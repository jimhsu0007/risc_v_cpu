==> flow/design.v <==
`timescale 1ns/100ps
module pc(
	input logic clk,rst,
	output logic [31:0]pc_next,pc
	);
	assign pc_next = pc + 4;
	always_ff@(posedge clk)
	begin 
		if (rst) pc <= 0;
		else pc <= pc_next;
	end
endmodule	
# From RTL to reports: pc
# Tool output for the design above, in the order of the flow.
# Lines are those of the file above, counted from 1.
# Cell names lack the library's common part.
# The mark n/a stands for no value.
[inputs] top="pc" clock="clk" lib="sky130hd" pvt_corner="tt_025C_1v80"

# Word level
# Source: Yosys, flattened and elaborated, memories not mapped. Widths are those after wreduce; folded enables and synchronous resets count as part of the registers. Registers that Yosys merges into a memory's read port (data or address) are not register bits. Print and check cells do not count. Equal cells are merged and count once.
[word_totals] reg_bits=32 in_bits=2 out_inout_bits=64 wordCells=2
[classes] n_addsub=1
[ops] op="adder 32 x 3 -> 32 bit (second input constant)" n=1

# Depth
# Depth = most cells in a row (Yosys ltp): at word level without a register or memory, in the mapped netlist without a sequential cell, where the memories' decode and read muxes count.
[depth] word_depth=1 abc_area=0 depth_mapped=5 ltp_nobuf=5

# After synthesis
# Yosys stat after the flow's synthesis: flattened, memories mapped to cells. It holds for the ABC_AREA given above (unset counts as 0); a run with the other value may have another netlist.
# The area totals of this step are shown rounded.
[by_type] cell_type="dfxtp_1" n=30 area_total_um2=600.576
[by_type] cell_type="nor2b_1" n=26 area_total_um2=162.656
[by_type] cell_type="xnor2_1" n=18 area_total_um2=157.651
[by_type] cell_type="mux2_2" n=11 area_total_um2=123.869
[by_type] cell_type="nand3_1" n=13 area_total_um2=65.062
[by_type] cell_type="xor2_1" n=7 area_total_um2=61.309
[by_type] cell_type="nand4_1" n=9 area_total_um2=56.304
[by_type] cell_type="nor2_1" n=15 area_total_um2=56.304
[by_type] cell_type="and3_1" n=8 area_total_um2=50.048
[by_type] cell_type="buf_4" n=4 area_total_um2=30.029
[by_type] cell_type="nand2_1" n=8 area_total_um2=30.029
[by_type] cell_type="nor4_1" n=3 area_total_um2=18.768
[by_type] cell_type="and4_1" n=2 area_total_um2=17.517
[by_type] cell_type="a21oi_1" n=3 area_total_um2=15.014
[by_type] cell_type="clkbuf_1" n=4 area_total_um2=15.014
[by_type] cell_type="inv_1" n=4 area_total_um2=15.014
[by_type] cell_type="nor3_1" n=3 area_total_um2=15.014
[by_type] cell_type="ha_1" n=1 area_total_um2=12.512
# Other cell types: 10; their cells: 12.
[mapped] mapped_cells=181 area_um2=1590 seq_area_um2=601 flip_flops=30 buf_cells=8

# Timing after synthesis
# OpenSTA on the mapped netlist: ideal clock, no wires. The path of least setup slack (recovery checks aside). Input and output delay are each 20% of the period. Register names are those of the netlist, which keeps one name where synthesis merged equal registers.
[synth_timing] path_kind="register -> output" startpoint="register pc[2]" endpoint="output pc_next[22]" period_ns=2.0 out_delay_ns=0.400 t_first_pin_ns=0.000 arrival_time_ns=1.726 required_time_ns=1.600 slack_ns=-0.126 path_delay_ns=1.726 driving_pins=6 n_path_buf=0 synth_period_reached_ns=2.126
# "path_delay_ns" = arrival - input delay + setup time.
# A path that ends at an output port has no setup time.
# "driving_pins": output pins that drive a net of the path, with the launching flip-flop's if there is one; two outputs of one cell count as two.
# "synth_period_reached_ns" = period - worst setup slack (recovery checks aside). The figure is calculated, with input and output delays left at 20% of the set period.
# Between the ends stands the longest chain of elaborated cells between them, by number of cells; it is not shown to be the way that was timed. Of several equally long chains one is given.
# Each line given opens the expression or statement behind the cell; cells for indexed reads and writes are added by Yosys, which also makes memories of some case tables.
[synth_between] path_cell_list="dfxtp_1 -> ha_1 -> nand4_1 -> or2_2 -> or4_1 -> nand2_1" elab_chain_cells=1 cone_cells=1 lines_between=1 classes_between="add/sub: 1"
[synth_lines] element="start, declared" line_no=4 source="output logic [31:0]pc_next,pc"
[synth_lines] element="start, assigned" line_no=9 source="if (rst) pc <= 0;"
[synth_lines] element="start, assigned" line_no=10 source="else pc <= pc_next;"
[synth_lines] element="adder 32 x 3 -> 32 bit" line_no=6 source="assign pc_next = pc + 4;"
[synth_lines] element="end, declared" line_no=4

# Path in the finished layout
# Path of least setup slack in the final report of run 1 (OpenROAD, finished layout, wires in). Where an end is a register, its clock arrival counts in the times.
[layout_timing] path_kind="register -> output" startpoint="register pc[11]" endpoint="output pc_next[23]" period_ns=3.04 out_delay_ns=0.61 t_first_pin_ns=0.28 arrival_time_ns=2.45 required_time_ns=2.43 slack_ns=-0.02 driving_pins=8 n_path_buf=3
# Between the ends stands the longest chain of elaborated cells between them, by number of cells; it is not shown to be the way that was timed. Of several equally long chains one is given.
[layout_between] path_cell_list="dfxtp_1 -> nand4_1 -> buf_4 -> nor3_1 -> buf_4 -> nand4_1 -> xnor2_1 -> clkdlybuf4s50_1" elab_chain_cells=1 cone_cells=1 lines_between=1 classes_between="add/sub: 1"
[layout_lines] element="start, declared" line_no=4 source="output logic [31:0]pc_next,pc"
[layout_lines] element="start, assigned" line_no=9 source="if (rst) pc <= 0;"
[layout_lines] element="start, assigned" line_no=10 source="else pc <= pc_next;"
[layout_lines] element="adder 32 x 3 -> 32 bit" line_no=6 source="assign pc_next = pc + 4;"
[layout_lines] element="end, declared" line_no=4

==> runs of pc <==
Measured results for pc: 2 stored runs of the Yosys and OpenROAD flow on sky130hd. The settings differ; the order carries no meaning. The constraints put input and output delay at 20% of the set period each and load the outputs with 0.01 pF.
"worstPathTime_ns" = time allowed to the worst setup path (clock period - input delay - output delay, where it has them) - its slack; a late launch clock adds to it, a late capture clock takes from it.
Measured values are rounded.

[flow] run 1: files
==> flow/run.sh <==
#!/bin/bash
# the make line also repeats the synthesis and layout settings of config.mk as NAME=value (left out here)
make -C /OpenROAD-flow-scripts/flow DESIGN_CONFIG=/design/flow/config.mk WORK_HOME=/design/flow/orfs CLKGATE_MAP_FILE= finish
==> flow/config.mk <==
export PLATFORM = sky130hd
export DESIGN_NAME = pc
export DESIGN_NICKNAME = pc
export VERILOG_FILES = /design/flow/design.v
export SDC_FILE = /design/flow/constraint.sdc
export NUM_CORES = 4
export LEC_CHECK = 0
export CAP_MARGIN = 15
export CELL_PAD_IN_SITES_GLOBAL_PLACEMENT = 0
export CORE_ASPECT_RATIO = 1.93
export CORE_MARGIN = 2
export CORE_UTILIZATION = 55
export MAX_ROUTING_LAYER = met5
export PLACE_DENSITY_LB_ADDON = 0.13
export SLEW_MARGIN = 40
export TNS_END_PERCENT = 100
==> flow/constraint.sdc <==
create_clock -name core_clock -period 3.04 [get_ports {clk}]
set_input_delay 0.6080 -clock core_clock [delete_from_list [all_inputs] [get_ports {clk}]]
set_output_delay 0.6080 -clock core_clock [all_outputs]
set_load 0.01 [all_outputs]

[flow] run 1: metrics
[metrics] final_stdcell_area_um2 = 2440
[metrics] die_um2 = 3370
[metrics] fin_tns_ns = -0.038
[metrics] post_synth_area_um2 = 1590
[metrics] worstSetupSlack_ns = -0.020
[metrics] ws_hold_ns = 0.481
[metrics] worstPathTime_ns = 2.45
[metrics] worst_setup_path_type = register -> output

[flow] run 2: files
==> flow/run.sh <==
#!/bin/bash
# the make line also repeats the synthesis and layout settings of config.mk as NAME=value (left out here)
make -C /OpenROAD-flow-scripts/flow DESIGN_CONFIG=/design/flow/config.mk WORK_HOME=/design/flow/orfs CLKGATE_MAP_FILE= finish
==> flow/config.mk <==
export PLATFORM = sky130hd
export DESIGN_NAME = pc
export DESIGN_NICKNAME = pc
export VERILOG_FILES = /design/flow/design.v
export SDC_FILE = /design/flow/constraint.sdc
export NUM_CORES = 4
export LEC_CHECK = 0
export CAP_MARGIN = 20
export CELL_PAD_IN_SITES_DETAIL_PLACEMENT = 1
export CORE_MARGIN = 2
export CORE_UTILIZATION = 23
export GPL_TIMING_DRIVEN = 0
export MAX_ROUTING_LAYER = met5
export MIN_ROUTING_LAYER = met2
export PLACE_DENSITY = 0.91
export SETUP_SLACK_MARGIN = -0.03
export SLEW_MARGIN = 20
export TNS_END_PERCENT = 5
==> flow/constraint.sdc <==
create_clock -name core_clock -period 2.21 [get_ports {clk}]
set_input_delay 0.4420 -clock core_clock [delete_from_list [all_inputs] [get_ports {clk}]]
set_output_delay 0.4420 -clock core_clock [all_outputs]
set_load 0.01 [all_outputs]

[flow] run 2: metrics
[metrics] final_stdcell_area_um2 = 2910
[metrics] die_um2 = 7610
[metrics] fin_tns_ns = -3.39
[metrics] post_synth_area_um2 = 1590
[metrics] worstSetupSlack_ns = -0.324
[metrics] ws_hold_ns = 0.537
[metrics] worstPathTime_ns = 2.09
[metrics] worst_setup_path_type = register -> output
